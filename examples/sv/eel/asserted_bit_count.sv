==> flow/design.v <==
interface apb_if (input pclk);
	logic [31:0]    paddr;
	logic [31:0]    pwdata;
	logic [31:0]    prdata;
	logic           penable;
	logic           pwrite;
	logic           psel;
endinterface
interface myBus (input clk);
  logic [7:0]  data;
  logic      enable;
  modport TB  (input data, clk, output enable);
  modport DUT (output data, input enable, clk);
endinterface
module asserted_bit_count_fsmd_1p
#(
    parameter int WIDTH = 8
)
(
    input logic 		                clk,
    input logic 		                rst,
    input logic 		                go,
    input logic [WIDTH-1:0] 	        in,
    output logic [$clog2(WIDTH+1)-1:0]  out,
    output logic 		                done 
);
    typedef enum { START, COMPUTE, WAIT } state_t;
    state_t state_r;
    logic [$bits(in)-1:0] in_r;
    logic [$bits(out)-1:0] out_r;
    logic done_r;
    always_ff @(posedge clk or posedge rst) begin
        if (rst == 1'b1) begin
            in_r <= '0;
            out_r <= '0;
            state_r <= START;
            done_r <= 1'b0;
        end else begin
            case (state_r)
                START: begin
                    in_r <= in;
                    out_r <= '0;
                    done_r <= 1'b0;
                    if (go == 1'b1) begin state_r <= COMPUTE; end
                end
                COMPUTE: begin
                    in_r <= in_r & (in_r - ($bits(in_r))'(1));
                    if (in_r == '0) begin 
                        state_r <= WAIT; 
                    end else begin
                        out_r <= out_r + ($bits(out_r))'(1);
                    end
                end
                WAIT: begin
                    done_r <= 1'b1;
                    in_r <= in;
                    if (go == 1'b1) begin
                        done_r <= 1'b0;
                        out_r <= '0;
                        state_r <= COMPUTE;
                    end
                end
            endcase
        end
    end
    assign out = out_r;
    assign done = done_r;
endmodule
module asserted_bit_count_fsmd_2p
#(
    parameter int WIDTH = 8
)
(
    input logic 		                clk,
    input logic 		                rst,
    input logic 		                go,
    input logic [WIDTH-1:0] 	        in,
    output logic [$clog2(WIDTH+1)-1:0]  out,
    output logic 		                done 
);
    typedef enum { START, COMPUTE, WAIT } state_t;
    state_t state_r, next_state;
    logic [$bits(in)-1:0] num_r, next_num;
    logic [$bits(out)-1:0] count_r, next_count;
    always_ff @(posedge clk or posedge rst) begin
        if (rst == 1'b1) begin
            state_r <= START;
            num_r <= '0;
            count_r <= '0;
        end else begin 
            state_r <= next_state;
            num_r <= next_num;
            count_r <= next_count;
        end
    end
    always_comb begin
        next_state = state_r;
        next_num = num_r;
        done = 1'b0;
        next_count = count_r;
        out = count_r;
        case (state_r)
            START: begin
                next_num = in;
                next_count = '0;
                if (go == 1'b1) begin next_state = COMPUTE; end
            end
            COMPUTE: begin
                next_num = num_r & (num_r - ($bits(num_r))'(1));
                if (num_r == '0) begin 
                    next_state = WAIT; 
                end else begin
                    next_count = count_r + ($bits(count_r))'(1);
                end
            end
            WAIT: begin
                done = 1'b1;
                next_count = '0;
                next_num = in;
                if (go == 1'b1) begin next_state = COMPUTE; end
            end
        endcase
    end
endmodule
module asserted_bit_count_fsm_plus_d
#(
    parameter int WIDTH = 8
)
(
    input logic 		                clk,
    input logic 		                rst,
    input logic 		                go,
    input logic [WIDTH-1:0] 	        in,
    output logic [$clog2(WIDTH+1)-1:0]  out,
    output logic 		                done 
);
    logic en_num;
    logic en_ctr;
    logic is_num_zero;
    logic sel_ctr;
    logic sel_num;
    datapath #(
        .WIDTH(WIDTH)
    ) path (
        .clk(clk),
        .rst(rst),
        .in(in),
        .en_num(en_num),
        .en_ctr(en_ctr),
        .sel_num(sel_num),
        .sel_ctr(sel_ctr),
        .out(out),
        .is_num_zero(is_num_zero)
    );
    fsm mach (
        .clk(clk),
        .rst(rst),
        .go(go),
        .is_num_zero(is_num_zero),
        .en_num(en_num),
        .en_ctr(en_ctr),
        .sel_num(sel_num),
        .sel_ctr(sel_ctr),
        .done(done)
    );
endmodule
module \asserted_bit_count
#(
    parameter int WIDTH = 32
)
(
    input logic 		                clk,
    input logic 		                rst,
    input logic 		                go,
    input logic [WIDTH-1:0] 	        in,
    output logic [$clog2(WIDTH+1)-1:0]  out,
    output logic 		                done 
);
    asserted_bit_count_fsm_plus_d #(.WIDTH(WIDTH)) top (.*);  
endmodule
-- From RTL to reports: asserted_bit_count_fsmd_2p
What the tools print for asserted_bit_count_fsmd_2p, step after step.
Line numbers count from 1 in the design file above.
Operators carry their Yosys type and port widths (W data, S select, Z words).
Cell names lack the library's common part.
The mark -- stands for no value.
- top: asserted_bit_count_fsmd_2p
- clock port: clk
- standard-cell library: sky130hd
- timing corner: tt_025C_1v80

-- Word level
Yosys after proc, flatten, opt, wreduce and memory -nomap, before mapping. Memory bits, and registers merged into a memory's read port (data or address), are not among the register bits. Print and check cells are not counted. Equal cells are merged and count once.
- equality and inequality tests: 5
- noted reductions and logical operators: 7
- multiplexer cells: 7
- noted add/sub/neg operators: 2
- noted bitwise logic cells: 1
- operators with widths (operator ; number):
    $pmux W32 S2 ; 1
    $mux W32 ; 2
    $eq A32 B1 Y1 const B ; 1
    $eq A32 B2 Y1 const B ; 1
    $logic_not A32 Y1 ; 1
    $pmux W8 S2 ; 1
    $sub A8 B1 Y8 const B ; 1
    $and A8 B8 Y8 ; 1
    $logic_not A8 Y1 ; 1
    $pmux W4 S2 ; 1
    $ne A2 B2 Y1 const B ; 2
    $add A4 B1 Y4 const B ; 1
    $mux W4 ; 1
    $reduce_and A3 Y1 ; 1
    $reduce_bool A3 Y1 ; 1
    $ne A2 B1 Y1 const B ; 1
    $reduce_and A2 Y1 ; 1
    $reduce_bool A2 Y1 ; 1
    $reduce_or A2 Y1 ; 1
    $mux W1 ; 1
- noted elaborated cells: 25
- noted register bits: 44

-- Depth
Longest topological path by Yosys (ltp), each cell counted once; first at word level (registers and memories cut), then after technology mapping (sequential cells cut; the memories' decode and read muxes count).
- word-level depth: 4
- noted ABC_AREA: 0
- depth in mapped cells at 5

-- Synthesis result
Source: synth_stat.txt of the flow (Yosys; design flattened, memories mapped). It holds for the ABC_AREA given above (unset counts as 0); a run with the other value may have another netlist.
Totals and module areas in this step are rounded.
- mapped area: 722 um2
- noted flip-flops: 15
- cell count at 73
- cell types (cell ; number ; total area (um2)):
    dfrtp_1 ; 14 ; 350.336
    o21ai_0 ; 10 ; 50.048
    nand2_1 ; 13 ; 48.797
    dfstp_2 ; 1 ; 26.275
    nor4b_4 ; 1 ; 23.773
    mux2_2 ; 2 ; 22.522
    nand3_1 ; 4 ; 20.019
    inv_1 ; 5 ; 18.768
    nor2_1 ; 5 ; 18.768
    a22o_1 ; 2 ; 17.517
    a31oi_2 ; 1 ; 12.512
    ha_1 ; 1 ; 12.512
    nand4_1 ; 2 ; 12.512
    nor3_2 ; 1 ; 10.01
    nand4b_1 ; 1 ; 8.758
    o311ai_0 ; 1 ; 8.758
    xnor2_1 ; 1 ; 8.758
    xor2_1 ; 1 ; 8.758
Not listed: further types 7, cells in them 7.

-- Path before layout
Source: OpenSTA report_checks on the synthesized netlist (no wires, ideal clock, input and output delay 20% of the period each), path of least setup slack; recovery checks are left aside. Register names are those of the netlist, which keeps one name where synthesis merged equal registers.
- path kind: flip-flop to flip-flop
- start: register state_r
- end: register count_r[2]
- stages on the path at 6
- data required time at 1265 ps
- clock period at 1390 ps
- noted setup slack: -57 ps
- arrival time at 1322 ps
- delay of the path: 1447 ps
- noted library setup time: 125 ps
- time at the first pin at 0 ps
- synthesis period reached: 1447 ps
"delay of the path" = arrival - input delay + setup time.
"stages on the path": output pins that drive a net of the path, with the launching flip-flop's if there is one; two outputs of one cell count as two.
"synthesis period reached" is the clock period less the worst setup slack; recovery checks do not enter. This is arithmetic on one report: input and output delays are still those of the set period (20% each).
Where an end lacks its bit number, it is one bit of the signal, or one of the new flip-flops if synthesis recoded a state register.
- cells stage by stage: dfstp_2 > or2_1 > clkbuf_2 > nor2_2 > a31oi_2 > mux2_2
- ends and longest elaborated chain, post-synthesis (what ; RTL line ; source):
    start, declared ; 82 ; state_t state_r, next_state;
    start, assigned ; 87 ; state_r <= START;
    start, assigned ; 91 ; state_r <= next_state;
    end, assigned ; 89 ; count_r <= '0;
    end, assigned ; 93 ; count_r <= next_count;
    end, declared ; 84 ; logic [$bits(out)-1:0] count_r, next_count;
Chain of elaborated cells between the ends: none given.

-- Timing after layout
Path of least setup slack in the final report of flow run A (OpenROAD, finished layout, wires in). Where an end is a register, its clock arrival counts in the times.
The report prints the path's times to 10 ps; the period is as set.
- path kind: flip-flop to flip-flop
- start: register state_r
- end: register count_r[3]
- stages on the path at 5
- noted library setup time: 110 ps
- noted setup slack: 950 ps
- clock period at 2800 ps
- data required time at 2940 ps
- arrival time at 1990 ps
- time at the first pin at 250 ps
Where an end lacks its bit number, it is one bit of the signal, or one of the new flip-flops if synthesis recoded a state register.
- cells stage by stage: dfstp_2 > or2_1 > nor2_2 > a31oi_2 > mux2_2
- ends and longest elaborated chain, post-layout (what ; RTL line ; source):
    start, declared ; 82 ; state_t state_r, next_state;
    start, assigned ; 87 ; state_r <= START;
    start, assigned ; 91 ; state_r <= next_state;
    end, assigned ; 89 ; count_r <= '0;
    end, assigned ; 93 ; count_r <= next_count;
    end, declared ; 84 ; logic [$bits(out)-1:0] count_r, next_count;
Chain of elaborated cells between the ends: none given.

# Flow runs of asserted_bit_count_fsmd_2p

Stored flow runs of asserted_bit_count_fsmd_2p (2 of them; Yosys, OpenROAD, sky130hd). They differ in their settings and are not a sequence. Constraints: input delay and output delay 20% of the set period each, output load 0.01 pF.
"critical path time" is the time allowed to the run's worst setup path (the clock period less input and output delay, where it has them) less its slack. Clock arrival times count: a late capture clock shortens it, a late launch clock lengthens it.
"critical path time" is known to 10 ps.
The results are shown rounded.

Flow run A

==> flow/run.sh <==
#!/bin/bash
# the make line also repeats the synthesis and layout settings of config.mk as NAME=value (left out here)
make -C /OpenROAD-flow-scripts/flow DESIGN_CONFIG=/design/flow/config.mk WORK_HOME=/design/flow/orfs CLKGATE_MAP_FILE= finish
==> flow/config.mk <==
export PLATFORM = sky130hd
export DESIGN_NAME = asserted_bit_count_fsmd_2p
export DESIGN_NICKNAME = asserted_bit_count_fsmd_2p
export VERILOG_FILES = /design/flow/design.v
export SDC_FILE = /design/flow/constraint.sdc
export NUM_CORES = 4
export LEC_CHECK = 0
export CAP_MARGIN = 30
export CELL_PAD_IN_SITES_DETAIL_PLACEMENT = 2
export CORE_ASPECT_RATIO = 0.56
export CORE_MARGIN = 8
export CORE_UTILIZATION = 27
export GPL_TIMING_DRIVEN = 1
export PLACE_DENSITY_LB_ADDON = 0.02
export SLEW_MARGIN = 5
==> flow/constraint.sdc <==
create_clock -name core_clock -period 2.8 [get_ports {clk}]
set_input_delay 0.5600 -clock core_clock [delete_from_list [all_inputs] [get_ports {clk}]]
set_output_delay 0.5600 -clock core_clock [all_outputs]
set_load 0.01 [all_outputs]

Measured in flow run A:
- synthesis area: 722 um2
- die area: 4650 um2
- std-cell area (final layout): 941 um2
- setup slack of the worst path: 949 ps
- total negative setup slack at 0 ps
- critical path time: 1850 ps
- worst setup path kind: flip-flop to flip-flop

Flow run B

==> flow/run.sh <==
#!/bin/bash
# the make line also repeats the synthesis and layout settings of config.mk as NAME=value (left out here)
make -C /OpenROAD-flow-scripts/flow DESIGN_CONFIG=/design/flow/config.mk WORK_HOME=/design/flow/orfs CLKGATE_MAP_FILE= finish
==> flow/config.mk <==
export PLATFORM = sky130hd
export DESIGN_NAME = asserted_bit_count_fsmd_2p
export DESIGN_NICKNAME = asserted_bit_count_fsmd_2p
export VERILOG_FILES = /design/flow/design.v
export SDC_FILE = /design/flow/constraint.sdc
export NUM_CORES = 4
export LEC_CHECK = 0
export ABC_AREA = 0
export CAP_MARGIN = 5
export CELL_PAD_IN_SITES_DETAIL_PLACEMENT = 1
export CORE_ASPECT_RATIO = 0.76
export CORE_MARGIN = 2
export CORE_UTILIZATION = 42
export CTS_CLUSTER_SIZE = 63
export GPL_ROUTABILITY_DRIVEN = 1
export PLACE_DENSITY = 0.6
export SETUP_SLACK_MARGIN = 0.0
export SLEW_MARGIN = 25
export TNS_END_PERCENT = 75
==> flow/constraint.sdc <==
create_clock -name core_clock -period 1.34 [get_ports {clk}]
set_input_delay 0.2680 -clock core_clock [delete_from_list [all_inputs] [get_ports {clk}]]
set_output_delay 0.2680 -clock core_clock [all_outputs]
set_load 0.01 [all_outputs]

Measured in flow run B:
- synthesis area: 722 um2
- die area: 2070 um2
- std-cell area (final layout): 1070 um2
- setup slack of the worst path: -49 ps
- total negative setup slack at -119 ps
- critical path time: 1390 ps
- worst setup path kind: flip-flop to flip-flop
