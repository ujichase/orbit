==> flow/design.v <==
interface apb_if (input pclk);
	logic [31:0]    paddr;
	logic [31:0]    pwdata;
	logic [31:0]    prdata;
	logic           penable;
	logic           pwrite;
	logic           psel;
endinterface
interface myBus (input clk);
  logic [7:0]  data;
  logic      enable;
  modport TB  (input data, clk, output enable);
  modport DUT (output data, input enable, clk);
endinterface
module Pong_Ball_Ctrl 
  #(parameter c_GAME_WIDTH=40, 
    parameter c_GAME_HEIGHT=30) 
  (input            i_Clk,
   input            i_Game_Active,
   input [5:0]      i_Col_Count_Div,
   input [5:0]      i_Row_Count_Div,
   output reg       o_Draw_Ball,
   output reg [5:0] o_Ball_X = 0,
   output reg [5:0] o_Ball_Y = 0);
  parameter c_BALL_SPEED = 1250000;
  reg [5:0]  r_Ball_X_Prev = 0;
  reg [5:0]  r_Ball_Y_Prev = 0;    
  reg [31:0] r_Ball_Count = 0;
  always @(posedge i_Clk)
  begin
    if (i_Game_Active == 1'b0)
    begin
      o_Ball_X      <= c_GAME_WIDTH/2;
      o_Ball_Y      <= c_GAME_HEIGHT/2;
      r_Ball_X_Prev <= c_GAME_WIDTH/2 + 1;
      r_Ball_Y_Prev <= c_GAME_HEIGHT/2 - 1;
    end
    else
    begin
      if (r_Ball_Count < c_BALL_SPEED)
        r_Ball_Count <= r_Ball_Count + 1;
      else
      begin
        r_Ball_Count <= 0;
        r_Ball_X_Prev <= o_Ball_X;
        r_Ball_Y_Prev <= o_Ball_Y;
        if ((r_Ball_X_Prev < o_Ball_X && o_Ball_X == c_GAME_WIDTH-1) ||
            (r_Ball_X_Prev > o_Ball_X && o_Ball_X != 0))
          o_Ball_X <= o_Ball_X - 1;
        else
          o_Ball_X <= o_Ball_X + 1;
        if ((r_Ball_Y_Prev < o_Ball_Y && o_Ball_Y == c_GAME_HEIGHT-1) ||
            (r_Ball_Y_Prev > o_Ball_Y && o_Ball_Y != 0))
          o_Ball_Y <= o_Ball_Y - 1;
        else
          o_Ball_Y <= o_Ball_Y + 1;
      end
    end
  end  
  always @(posedge i_Clk)
  begin
    if (i_Col_Count_Div == o_Ball_X && i_Row_Count_Div == o_Ball_Y)
      o_Draw_Ball <= 1'b1;
    else
      o_Draw_Ball <= 1'b0;
  end
endmodule  
module Pong_Paddle_Ctrl
  #(parameter c_PLAYER_PADDLE_X=0,
    parameter c_PADDLE_HEIGHT=6,
    parameter c_GAME_HEIGHT=30)
  (input            i_Clk,
   input [5:0]      i_Col_Count_Div,
   input [5:0]      i_Row_Count_Div,
   input            i_Paddle_Up,
   input            i_Paddle_Dn,
   output reg       o_Draw_Paddle,
   output reg [5:0] o_Paddle_Y);
  parameter c_PADDLE_SPEED = 1250000;
  reg [31:0] r_Paddle_Count = 0;
  wire w_Paddle_Count_En;
  assign w_Paddle_Count_En = i_Paddle_Up ^ i_Paddle_Dn;
  always @(posedge i_Clk)
  begin
    if (w_Paddle_Count_En == 1'b1)
    begin
      if (r_Paddle_Count == c_PADDLE_SPEED)
        r_Paddle_Count <= 0;
      else
        r_Paddle_Count <= r_Paddle_Count + 1;
    end
    if (i_Paddle_Up == 1'b1 && r_Paddle_Count == c_PADDLE_SPEED &&
        o_Paddle_Y !== 0)
      o_Paddle_Y <= o_Paddle_Y - 1;
    else if (i_Paddle_Dn == 1'b1 && r_Paddle_Count == c_PADDLE_SPEED &&
             o_Paddle_Y !== c_GAME_HEIGHT-c_PADDLE_HEIGHT-1)
      o_Paddle_Y <= o_Paddle_Y + 1;
  end
  always @(posedge i_Clk)
  begin
    if (i_Col_Count_Div == c_PLAYER_PADDLE_X &&
        i_Row_Count_Div >= o_Paddle_Y &&
        i_Row_Count_Div <= o_Paddle_Y + c_PADDLE_HEIGHT)
      o_Draw_Paddle <= 1'b1;
    else
      o_Draw_Paddle <= 1'b0;
  end
endmodule  
module Pong_Top
  #(parameter c_TOTAL_COLS=800,
    parameter c_TOTAL_ROWS=525,
    parameter c_ACTIVE_COLS=640,
    parameter c_ACTIVE_ROWS=480)
  (input            i_Clk,
   input            i_HSync,
   input            i_VSync,
   input            i_Game_Start,
   input            i_Paddle_Up_P1,
   input            i_Paddle_Dn_P1,
   input            i_Paddle_Up_P2,
   input            i_Paddle_Dn_P2,
   output reg       o_HSync,
   output reg       o_VSync,
   output [3:0] o_Red_Video,
   output [3:0] o_Grn_Video,
   output [3:0] o_Blu_Video);
  parameter c_GAME_WIDTH  = 40;
  parameter c_GAME_HEIGHT = 30;
  parameter c_SCORE_LIMIT = 9;
  parameter c_PADDLE_HEIGHT = 6;
  parameter c_PADDLE_COL_P1 = 0;   
  parameter c_PADDLE_COL_P2 = c_GAME_WIDTH-1;  
  parameter IDLE    = 3'b000;
  parameter RUNNING = 3'b001;
  parameter P1_WINS = 3'b010;
  parameter P2_WINS = 3'b011;
  parameter CLEANUP = 3'b100;
  reg [2:0] r_SM_Main = IDLE;
  wire       w_HSync, w_VSync;
  wire [9:0] w_Col_Count, w_Row_Count;
  wire       w_Draw_Paddle_P1, w_Draw_Paddle_P2;
  wire [5:0] w_Paddle_Y_P1, w_Paddle_Y_P2;
  wire       w_Draw_Ball, w_Draw_Any;
  wire [5:0] w_Ball_X, w_Ball_Y;
  reg [3:0] r_P1_Score = 0;
  reg [3:0] r_P2_Score = 0;
  wire [5:0] w_Col_Count_Div, w_Row_Count_Div;
  Sync_To_Count #(.TOTAL_COLS(c_TOTAL_COLS),
                  .TOTAL_ROWS(c_TOTAL_ROWS)) Sync_To_Count_Inst
    (.i_Clk(i_Clk),
     .i_HSync(i_HSync),
     .i_VSync(i_VSync),
     .o_HSync(w_HSync),
     .o_VSync(w_VSync),
     .o_Col_Count(w_Col_Count),
     .o_Row_Count(w_Row_Count));
  always @(posedge i_Clk)
  begin
    o_HSync <= w_HSync;
    o_VSync <= w_VSync;
  end
  assign w_Col_Count_Div = w_Col_Count[9:4];
  assign w_Row_Count_Div = w_Row_Count[9:4];
  Pong_Paddle_Ctrl #(.c_PLAYER_PADDLE_X(c_PADDLE_COL_P1),
                     .c_GAME_HEIGHT(c_GAME_HEIGHT)) P1_Inst
    (.i_Clk(i_Clk),
     .i_Col_Count_Div(w_Col_Count_Div),
     .i_Row_Count_Div(w_Row_Count_Div),
     .i_Paddle_Up(i_Paddle_Up_P1),
     .i_Paddle_Dn(i_Paddle_Dn_P1),
     .o_Draw_Paddle(w_Draw_Paddle_P1),
     .o_Paddle_Y(w_Paddle_Y_P1));
  Pong_Paddle_Ctrl #(.c_PLAYER_PADDLE_X(c_PADDLE_COL_P2),
                     .c_GAME_HEIGHT(c_GAME_HEIGHT)) P2_Inst
    (.i_Clk(i_Clk),
     .i_Col_Count_Div(w_Col_Count_Div),
     .i_Row_Count_Div(w_Row_Count_Div),
     .i_Paddle_Up(i_Paddle_Up_P2),
     .i_Paddle_Dn(i_Paddle_Dn_P2),
     .o_Draw_Paddle(w_Draw_Paddle_P2),
     .o_Paddle_Y(w_Paddle_Y_P2));
  Pong_Ball_Ctrl Pong_Ball_Ctrl_Inst
    (.i_Clk(i_Clk),
     .i_Game_Active(w_Game_Active),
     .i_Col_Count_Div(w_Col_Count_Div),
     .i_Row_Count_Div(w_Row_Count_Div),
     .o_Draw_Ball(w_Draw_Ball),
     .o_Ball_X(w_Ball_X),
     .o_Ball_Y(w_Ball_Y));
  always @(posedge i_Clk)
  begin
    case (r_SM_Main)
    IDLE :
    begin
      if (i_Game_Start == 1'b1)
        r_SM_Main <= RUNNING;
    end
    RUNNING :
    begin
      if (w_Ball_X == 0 && 
          (w_Ball_Y < w_Paddle_Y_P1 || 
           w_Ball_Y > w_Paddle_Y_P1 + c_PADDLE_HEIGHT))
        r_SM_Main <= P2_WINS;
      else if (w_Ball_X == c_GAME_WIDTH-1 && 
               (w_Ball_Y < w_Paddle_Y_P2 ||
                w_Ball_Y > w_Paddle_Y_P2  + c_PADDLE_HEIGHT))
        r_SM_Main <= P1_WINS;
    end
    P1_WINS :
    begin
      if (r_P1_Score == c_SCORE_LIMIT-1)
        r_P1_Score <= 0;
      else
      begin
        r_P1_Score <= r_P1_Score + 1;
        r_SM_Main <= CLEANUP;
      end
    end
    P2_WINS :
    begin
      if (r_P2_Score == c_SCORE_LIMIT-1)
        r_P2_Score <= 0;
      else 
      begin
        r_P2_Score <= r_P2_Score + 1;
        r_SM_Main <= CLEANUP;
      end
    end
    CLEANUP :
      r_SM_Main <= IDLE;
    endcase
  end
  assign w_Game_Active = (r_SM_Main == RUNNING) ? 1'b1 : 1'b0;
  assign w_Draw_Any = w_Draw_Ball | w_Draw_Paddle_P1 | w_Draw_Paddle_P2;
  assign o_Red_Video = w_Draw_Any ? 4'b1111 : 4'b0000;
  assign o_Grn_Video = w_Draw_Any ? 4'b1111 : 4'b0000;
  assign o_Blu_Video = w_Draw_Any ? 4'b1111 : 4'b0000;
endmodule  
module Sync_To_Count 
 #(parameter TOTAL_COLS = 800,
   parameter TOTAL_ROWS = 525)
  (input            i_Clk,
   input            i_HSync,
   input            i_VSync, 
   output reg       o_HSync = 0,
   output reg       o_VSync = 0,
   output reg [9:0] o_Col_Count = 0,
   output reg [9:0] o_Row_Count = 0);
   wire w_Frame_Start;
  always @(posedge i_Clk)
  begin
    o_VSync <= i_VSync;
    o_HSync <= i_HSync;
  end
  always @(posedge i_Clk)
  begin
    if (w_Frame_Start == 1'b1)
    begin
      o_Col_Count <= 0;
      o_Row_Count <= 0;
    end
    else
    begin
      if (o_Col_Count == TOTAL_COLS-1)
      begin
        if (o_Row_Count == TOTAL_ROWS-1)
        begin
          o_Row_Count <= 0;
        end
        else
        begin
          o_Row_Count <= o_Row_Count + 1;
        end
        o_Col_Count <= 0;
      end
      else
      begin
        o_Col_Count <= o_Col_Count + 1;
      end
    end
  end
  assign w_Frame_Start = (~o_VSync & i_VSync);
endmodule
---- From RTL to reports: Pong_Top ----
The steps from the RTL of Pong_Top to its reports follow in flow order.
Lines are those of the file above, counted from 1.
Operators: Yosys type, input widths -> output width; for muxes data width and select width s.
Cell names lack the library's common part.
A cell with n/a has no value.
design
  top module .............................. Pong_Top
  clock ................................... i_Clk
  standard-cell library ................... sky130hd
  library corner .......................... tt_025C_1v80

---- Word-level counts ----
Counts by Yosys on the flattened word-level netlist (proc, flatten, opt, wreduce; memories kept). Register bits leave out memories and registers merged into their read ports (data or address). Print and check cells are left out. Cells with the same type and inputs are merged into one.
operators by class
  $lt $le $gt $ge ......................... 13
  add/subtract/negate cells ............... 17
  bitwise operators ....................... 6
  reduce/logical cells .................... 33
  eq/ne operators ......................... 23
  multiplexer cells ....................... 18
operators by type and width
  kind                   count
  $add 32x1->32 const B  3
  $eq 32x21->1 const B   2
  $gt 6x32->1            2
  $le 6x32->1            2
  $mux 6                 6
  $lt 32x21->1 const B   1
  $add 6x1->6 const B    4
  $sub 6x1->6 const B    4
  $lt 6x6->1             4
  $add 10x1->10 const B  2
  $eq 10x10->1 const B   2
  $logic_and 1x1->1      19
  $pmux 3 s5             1
  $mux 3                 5
  $add 6x3->7 const B    2
  $nex 6x1->1 const B    2
  $nex 6x5->1 const B    2
  $ge 6x6->1             2
  $gt 6x6->1             2
  $eq 6x6->1             2
  $eq 6x6->1 const B     2
  $logic_not 6->1        2
  $reduce_bool 6->1      2
  $mux 10                1
  $add 4x1->4 const B    2
  $eq 4x4->1 const B     2
  $ne 2x2->1 const B     3
  $eq 3x2->1 const B     2
Other operator kinds: 16; their cells: 25.
bit counts
  output and inout port bits .............. 14
  bits of input ports ..................... 8
  register bits after elaboration ......... 170
  elaborated cells ........................ 131

---- Depth ----
Yosys ltp: most cells in a row. Word level: on the elaborated netlist, between registers, memories and ports. Mapped: between sequential cells and ports; inverters and the memories' decode and read muxes count.
logic depth
  word-level depth ........................ 7
  ABC_AREA ................................ 0
  gate-level depth with buffers ........... 15
  depth with buffers taken out ............ 14

---- Mapped cells and area ----
Source: synth_stat.txt of the flow (Yosys; design flattened, memories mapped). It holds for the ABC_AREA given above (unset counts as 0); a run with the other value may have another netlist.
cells by type
  cell      count  area in all (sq um)
  edfxtp_1  119    3.57E+03
  ha_1      82     1.03E+03
  dfxtp_1   51     1.02E+03
  xnor2_1   77     674.397
  xor2_1    49     429.162
  nor2_1    101    379.114
  nand2_1   87     326.563
  inv_1     62     232.723
  nand4_1   32     200.192
  a21oi_1   37     185.178
  nand3_1   34     170.163
  o211ai_1  18     135.13
  o21ai_0   25     125.12
  a21o_1    16     120.115
  and3_1    17     106.352
  buf_4     12     90.086
  nor2b_1   14     87.584
  nor4_1    14     87.584
Not listed: further types 40, cells in them 155.
synthesis totals
  cell area after synthesis ............... 10114.7 sq um
  flip-flops .............................. 170
  mapped cells ............................ 1002
  sequential part of the area ............. 4594.4 sq um
  buffers ................................. 33
By module: a second synthesis without flattening, with its own total; a netlist apart from the flattened one above.
second synthesis, totals
  cell total of the unflattened synthesis .. 1013
  area total of the unflattened synthesis .. 10557.6 sq um
Rows give one instance, submodules left out.
by module
  module            cells  sequential area (sq um)  instances  area (sq um)
  Pong_Ball_Ctrl    308    1461.4                   1          3240.6
  Pong_Paddle_Ctrl  217    1161.1                   1          2489.9
  Pong_Paddle_Ctrl  226    1161.1                   1          2456.1
  Pong_Top          152    370.4                    1          1387.6
  Sync_To_Count     110    440.4                    1          983.4

---- Worst setup path after synthesis ----
OpenSTA on the mapped netlist: ideal clock, no wires. The path of least setup slack (recovery checks aside). Input and output delay are each 20% of the period. Register names are those of the netlist, which keeps one name where synthesis merged equal registers.
timing path post-synthesis
  path type ............................... register -> register
  from .................................... reg Pong_Ball_Ctrl_Inst.o_Ball_Y[4]
  to ...................................... reg Pong_Ball_Ctrl_Inst.o_Ball_Y[5]
  buffers on the path ..................... 1
  library setup time ...................... 0.126 ns
  arrival time ............................ 3.106 ns
  clock period ............................ 3.93 ns
  setup slack ............................. 0.698 ns
  data required time ...................... 3.804 ns
  delay of the path ....................... 3.232 ns
  stages on the path ...................... 16
  time at the first pin ................... 0.000 ns
  period reached after synthesis .......... 3.232 ns
"delay of the path" is the arrival time less input delay plus setup time.
"stages on the path" counts driving pins, that of a launching flip-flop among them; a cell with two outputs on the path counts twice.
"period reached after synthesis" is the clock period less the worst setup slack; recovery checks do not enter. This is arithmetic on one report: input and output delays are still those of the set period (20% each).
Between the ends stands the longest chain of elaborated cells between them, by number of cells; it is not shown to be the way that was timed. Of several equally long chains one is given.
A line is the first line of the expression or statement that the cell stems from. Yosys adds cells for indexed reads and writes and turns some case tables into memories.
At most two assigning lines are given for a register; there are more.
on the way, post-synthesis
  cells stage by stage .................... dfxtp_1 -> clkbuf_1 -> inv_1 -> ha_1 -> and4_1 -> o21a_1 -> o31ai_1 -> nor2b_1 -> inv_1 -> ha_1 -> a211oi_1 -> o21bai_1 -> a21oi_1 -> nand2_1 -> o2111ai_1 -> o31ai_1
  length of the longest elaborated chain .. 4
  elaborated cells on any way between the ends .. 10
  source lines of those cells ............. 4
  classes of those cells .................. add/sub (2); compare (2); eq/ne (1); mux (1); reduce/logical (4)
RTL lines, path post-synthesis
  what               RTL line  RTL
  from (decl)        24        output reg [5:0] o_Ball_Y = 0);
  from (assign)      34        o_Ball_Y      <= c_GAME_HEIGHT/2;
  from (assign)      54        o_Ball_Y <= o_Ball_Y - 1;
  $lt 6x6->1         52        if ((r_Ball_Y_Prev < o_Ball_Y && o_Ball_Y == c_GAME_HEIGHT-1) ||
  $logic_and 1x1->1  52
  $logic_or 1x1->1   52
  $mux 6             52
  to (assign)        54
  to (assign)        56        o_Ball_Y <= o_Ball_Y + 1;
  to (decl)          24

---- Timing after layout ----
Path of least setup slack in the final report of flow run 1 (OpenROAD, finished layout, wires in). Where an end is a register, its clock arrival counts in the times.
timing path after layout
  path type ............................... register -> register
  from .................................... reg Pong_Ball_Ctrl_Inst.o_Ball_X[2]
  to ...................................... reg Pong_Ball_Ctrl_Inst.o_Ball_X[5]
  time at the first pin ................... 0.42 ns
  library setup time ...................... 0.06 ns
  setup slack ............................. 0.46 ns
  arrival time ............................ 3.44 ns
  clock period ............................ 3.53 ns
  buffers on the path ..................... 0
  stages on the path ...................... 14
  data required time ...................... 3.90 ns
Between the ends stands the longest chain of elaborated cells between them, by number of cells; it is not shown to be the way that was timed. Of several equally long chains one is given.
At most two assigning lines are given for a register; there are more.
on the way, after layout
  cells stage by stage .................... dfxtp_4 -> inv_1 -> ha_1 -> a211oi_2 -> nor2_1 -> o31a_1 -> or2_4 -> ha_1 -> o21ai_1 -> o21bai_1 -> a21oi_1 -> or4_4 -> a211o_1 -> nand2_1
  length of the longest elaborated chain .. 4
  elaborated cells on any way between the ends .. 10
  classes of those cells .................. add/sub (2); compare (2); eq/ne (1); mux (1); reduce/logical (4)
RTL lines, path after layout
  what               RTL line  RTL
  from (decl)        23        output reg [5:0] o_Ball_X = 0,
  from (assign)      33        o_Ball_X      <= c_GAME_WIDTH/2;
  from (assign)      49        o_Ball_X <= o_Ball_X - 1;
  $lt 6x6->1         47        if ((r_Ball_X_Prev < o_Ball_X && o_Ball_X == c_GAME_WIDTH-1) ||
  $logic_and 1x1->1  47
  $logic_or 1x1->1   47
  $mux 6             47
  to (assign)        49
  to (assign)        51        o_Ball_X <= o_Ball_X + 1;
  to (decl)          23

==> runs of Pong_Top <==
Pong_Top through Yosys and OpenROAD on sky130hd: 2 stored runs, unordered, with their settings and measured results. The constraints put input and output delay at 20% of the set period each and load the outputs with 0.01 pF.
"achieved clock period (ns)": clock period set for the run, less the worst setup slack. It is reckoned from that one timing run; input and output delays stay at 20% of the period that was set.
By "worst setup path time (ns)" is meant the share of the clock period that the worst setup path is allowed (20% is reserved at inputs, 20% at outputs), minus its slack. Clock arrival times at its registers enter into it.
"finish__power__total" is the tool's figure for a default switching activity; nothing was simulated.

Flow files of flow run 1
==> flow/run.sh <==
#!/bin/bash
# the make line also repeats the synthesis and layout settings of config.mk as NAME=value (left out here)
make -C /OpenROAD-flow-scripts/flow DESIGN_CONFIG=/design/flow/config.mk WORK_HOME=/design/flow/orfs CLKGATE_MAP_FILE= finish
==> flow/config.mk <==
export PLATFORM = sky130hd
export DESIGN_NAME = Pong_Top
export DESIGN_NICKNAME = Pong_Top
export VERILOG_FILES = /design/flow/design.v
export SDC_FILE = /design/flow/constraint.sdc
export NUM_CORES = 4
export LEC_CHECK = 0
export CAP_MARGIN = 20
export CORE_MARGIN = 2
export CORE_UTILIZATION = 40
export SETUP_SLACK_MARGIN = 0.45
export SLEW_MARGIN = 20
==> flow/constraint.sdc <==
create_clock -name core_clock -period 3.53 [get_ports {i_Clk}]
set_input_delay 0.7060 -clock core_clock [delete_from_list [all_inputs] [get_ports {i_Clk}]]
set_output_delay 0.7060 -clock core_clock [all_outputs]
set_load 0.01 [all_outputs]

report of flow run 1
yosys chip area after synthesis (um^2): 10114.7
finish__design__die__area: 26575.5
finish__design__instance__area__stdcell: 11573.6
finish__design__instance__utilization: 0.4623
finish__timing__setup__ws: 0.460
finish__timing__setup__tns: 0.000
finish__timing__hold__ws: 0.336
finish__power__total: 7.149e-03
achieved clock period (ns): 3.070
worst setup path time (ns): 3.07
worst setup path kind: register -> register

Flow files of flow run 2
==> flow/run.sh <==
#!/bin/bash
# the make line also repeats the synthesis and layout settings of config.mk as NAME=value (left out here)
make -C /OpenROAD-flow-scripts/flow DESIGN_CONFIG=/design/flow/config.mk WORK_HOME=/design/flow/orfs CLKGATE_MAP_FILE= finish
==> flow/config.mk <==
export PLATFORM = sky130hd
export DESIGN_NAME = Pong_Top
export DESIGN_NICKNAME = Pong_Top
export VERILOG_FILES = /design/flow/design.v
export SDC_FILE = /design/flow/constraint.sdc
export NUM_CORES = 4
export LEC_CHECK = 0
export ABC_AREA = 1
export CAP_MARGIN = 30
export CORE_MARGIN = 2
export CORE_UTILIZATION = 51
export CTS_CLUSTER_SIZE = 94
export HOLD_SLACK_MARGIN = 0.04
export MAX_ROUTING_LAYER = met5
export MIN_ROUTING_LAYER = met1
export PLACE_DENSITY_LB_ADDON = 0.25
export SLEW_MARGIN = 20
export TNS_END_PERCENT = 80
==> flow/constraint.sdc <==
create_clock -name core_clock -period 2.1 [get_ports {i_Clk}]
set_input_delay 0.4200 -clock core_clock [delete_from_list [all_inputs] [get_ports {i_Clk}]]
set_output_delay 0.4200 -clock core_clock [all_outputs]
set_load 0.01 [all_outputs]

report of flow run 2
yosys chip area after synthesis (um^2): 10943.0
finish__design__die__area: 22644.2
finish__design__instance__area__stdcell: 14714.1
finish__design__instance__utilization: 0.7000
finish__timing__setup__ws: -0.525
finish__timing__setup__tns: -5.158
finish__timing__hold__ws: 0.330
finish__power__total: 1.439e-02
achieved clock period (ns): 2.625
worst setup path time (ns): 2.62
worst setup path kind: register -> register
